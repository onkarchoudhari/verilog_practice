==> flow/design.v <==
`timescale 1ns / 1ps
module fifomem #(parameter DATAWIDTH = 32, 
                 parameter ADDRWIDTH = 3)(  
    wdata, waddr, wenable, wclk,
    rdata, raddr
);
    input [DATAWIDTH-1:0] wdata;
    input [ADDRWIDTH-1:0] waddr;
    input wenable;               
    input wclk;
    output [DATAWIDTH-1:0] rdata;
    input  [ADDRWIDTH-1:0] raddr;
    reg [DATAWIDTH-1:0] fifobuf [0:((2**ADDRWIDTH)- 1)];
    always @ (posedge wclk)
        if (wenable) fifobuf[waddr] <= wdata;
    assign rdata = fifobuf[raddr];
endmodule
== Step by step through the tools: fifomem ==
What the tools print for fifomem, step after step.
Lines are those of the file above, counted from 1.
Library cell names are shortened.
The mark -- stands for no value.

* Top module: fifomem
* Clock input: wclk
* Standard-cell library: sky130hd
* Library corner: tt_025C_1v80

== After elaboration ==
Counts by Yosys on the flattened word-level netlist (proc, flatten, opt, wreduce; memories kept). Register bits leave out memories and registers merged into their read ports (data or address); mux counts leave out enables and synchronous resets folded into registers. Print and check cells are left out. Cells with the same type and inputs are merged into one.
Yosys's memory passes give these memory sizes; they may raise the number of words (mostly to a power of two), join words into wider ones and drop unused or constant bits.

* Muxes and demuxes: 3

{| class="wikitable"
|+ Operators by type and width
! kind !! count
|-
| 32-bit two-way mux || 1
|-
| 3-bit two-way mux || 1
|-
| 1-bit two-way mux || 1
|}

* Memories kept: 1
* Bits of input ports: 40
* Bits in writable memories: 256
* Cells after elaboration: 4
* Flip-flop bits (word level): 0

{| class="wikitable"
|+ Memory list
! name !! words !! width !! read ports !! write ports !! RTL line !! text
|-
| fifobuf || 8 || 32 || 1 || 1 || 13 || <nowiki>reg [DATAWIDTH-1:0] fifobuf [0:((2**ADDRWIDTH)- 1)];</nowiki>
|}

== Depth ==
Yosys ltp: most cells in a row. Word level: on the elaborated netlist, between registers, memories and ports. Mapped: between sequential cells and ports; inverters and the memories' decode and read muxes count.

* Word-level depth: 1
* ABC_AREA: 0
* Mapped depth: 4
* Gate-level depth less buffers: 2

== Mapped cells and area ==
Yosys stat after the flow's synthesis: flattened, memories mapped to cells. It holds for the ABC_AREA given above (unset counts as 0); a run with the other value may have another netlist.
The area totals of this step are shown rounded.

{| class="wikitable"
|+ Cell types
! cell !! count !! area in all (um^2)
|-
| edfxtp_1 || 256 || 7.69E+03
|-
| mux4_1 || 40 || 1.05E+03
|-
| mux4_2 || 24 || 540.518
|-
| mux2_2 || 32 || 360.346
|-
| buf_6 || 7 || 78.826
|-
| buf_2 || 6 || 30.029
|-
| nor2_1 || 6 || 22.522
|-
| nand2b_1 || 3 || 18.768
|-
| buf_1 || 4 || 15.014
|-
| nor3_1 || 2 || 10.01
|-
| nand2_1 || 2 || 7.507
|-
| clkbuf_1 || 1 || 3.754
|}

* Buffers: 18
* Flip-flop cells: 256
* Chip area (Yosys): 9,826 um^2
* Standard cells after synthesis: 383

== Path before layout ==
Source: OpenSTA report_checks on the synthesized netlist (no wires, ideal clock, input and output delay 20% of the period each), path of least setup slack; recovery checks are left aside. Register names are those of the netlist, which keeps one name where synthesis merged equal registers.

* Path type: input port to flip-flop
* Start: in waddr[2]
* End: mem fifobuf[0][0]
* Launch time at the first pin: 1.250 ns
* Period: 6.25 ns
* Driving pins on the path: 2
* Path delay: 2.847 ns
* Buffers on the path: 0
* External input delay: 1.250 ns
* Data required time: 5.789 ns
* Arrival: 3.636 ns
* Slack: 2.153 ns
* Synthesis period reached: 4.097 ns

"path delay" = arrival - input delay + setup time.
"driving pins on the path" counts driving pins, that of a launching flip-flop among them; a cell with two outputs on the path counts twice.
"synthesis period reached" = period - worst setup slack (recovery checks aside). The figure is calculated, with input and output delays left at 20% of the set period.
The rows between start and end are the longest chain of elaborated cells between them; the timing report does not say that the signal goes this way. Where chains are equally long, one stands for them.
A line is the first line of the expression or statement that the cell stems from. Yosys adds cells for indexed reads and writes and turns some case tables into memories.

* Cell sequence: nand2b_1 nor3_1
* Length of the longest elaborated chain: 1

{| class="wikitable"
|+ Ends and longest elaborated chain, post-synthesis
! element !! RTL line !! text
|-
| start, declared || 8 || <nowiki>input [ADDRWIDTH-1:0] waddr;</nowiki>
|-
| 3-bit two-way mux || 15 || <nowiki>if (wenable) fifobuf[waddr] <= wdata;</nowiki>
|-
| end, declared || 13 || <nowiki>reg [DATAWIDTH-1:0] fifobuf [0:((2**ADDRWIDTH)- 1)];</nowiki>
|}

== Timing after layout ==
From the final timing report of stored run 1: the path of least setup slack in the routed layout; clock arrival at registers is part of the times.

* Path type: input port to output port
* Start: in raddr[0]
* End: out rdata[6]
* External input delay: 0.97 ns
* Period: 4.85 ns
* Launch time at the first pin: 0.97 ns
* Slack: 0.75 ns
* Driving pins on the path: 5
* External output delay: 0.97 ns
* Arrival: 3.13 ns
* Buffers on the path: 3
* Data required time: 3.88 ns

The rows between start and end are the longest chain of elaborated cells between them; the timing report does not say that the signal goes this way. Where chains are equally long, one stands for them.
A memory read counts as a cell of the chain, while the word-level depth stops at memories.

* Cell sequence: buf_4 buf_4 mux4_1 mux2_2 clkdlybuf4s50_1
* Length of the longest elaborated chain: 1

{| class="wikitable"
|+ Ends and longest elaborated chain, after layout
! element !! RTL line !! text
|-
| start, declared || 12 || <nowiki>input  [ADDRWIDTH-1:0] raddr;</nowiki>
|-
| memory 8 x 32 bit || 13 || <nowiki>reg [DATAWIDTH-1:0] fifobuf [0:((2**ADDRWIDTH)- 1)];</nowiki>
|-
| end, declared || 11 || <nowiki>output [DATAWIDTH-1:0] rdata;</nowiki>
|}

Hand-over note for fifomem

Flow measurements of fifomem on sky130hd: 2 stored runs with different settings, listed in no order. Input and output delays are each 20% of the period that was set; the output load is 0.01 pF.
"reached clock period" means the clock period less the worst setup slack. The figure is calculated, with input and output delays left at 20% of the set period.
"worst setup path time" is the time allowed to the run's worst setup path (the clock period less input and output delay, where it has them) less its slack. Clock arrival times count: a late capture clock shortens it, a late launch clock lengthens it.
"total power after layout": no workload was simulated; the value follows from the tool's default switching activity.
Measured values are rounded.

=== Stored run 1 ===
{| class="wikitable"
! Setting !! Value
|-
| period_ns || 4.85
|-
| CORE_UTILIZATION || 39
|-
| CORE_ASPECT_RATIO || 1.55
|-
| CELL_PAD_IN_SITES_DETAIL_PLACEMENT || 2
|-
| ABC_AREA || 0
|-
| CAP_MARGIN || 20
|-
| CORE_MARGIN || 2
|-
| SLEW_MARGIN || 20
|-
! Result !! Value
|-
| Mapped cell area after synthesis || 9,826 um^2
|-
| Die size || 26,510 um^2
|-
| Standard-cell area of the final layout || 11,700 um^2
|-
| Utilization after routing || 0.471
|-
| Worst setup slack after layout || 0.750 ns
|-
| Post-route setup TNS || 0.000 ns
|-
| Final worst hold slack || 1.192 ns
|-
| Total power after layout || 4.569 mW
|-
| Reached clock period || 4.100 ns
|-
| Worst setup path time || 2.16 ns
|-
| Critical path kind || input port to output port
|}

=== Stored run 2 ===
{| class="wikitable"
! Setting !! Value
|-
| period_ns || 5.45
|-
| CORE_UTILIZATION || 34
|-
| SETUP_SLACK_MARGIN || -0.47
|-
| CORE_MARGIN || 5
|-
| CELL_PAD_IN_SITES_GLOBAL_PLACEMENT || 2
|-
| CELL_PAD_IN_SITES_DETAIL_PLACEMENT || 1
|-
| TNS_END_PERCENT || 55
|-
| GPL_ROUTABILITY_DRIVEN || 0
|-
| CAP_MARGIN || 20
|-
| SLEW_MARGIN || 20
|-
! Result !! Value
|-
| Mapped cell area after synthesis || 9,826 um^2
|-
| Die size || 32,400 um^2
|-
| Standard-cell area of the final layout || 11,940 um^2
|-
| Utilization after routing || 0.417
|-
| Worst setup slack after layout || 1.220 ns
|-
| Post-route setup TNS || 0.000 ns
|-
| Final worst hold slack || 1.295 ns
|-
| Total power after layout || 4.313 mW
|-
| Reached clock period || 4.230 ns
|-
| Worst setup path time || 2.05 ns
|-
| Critical path kind || input port to output port
|}

End of note.
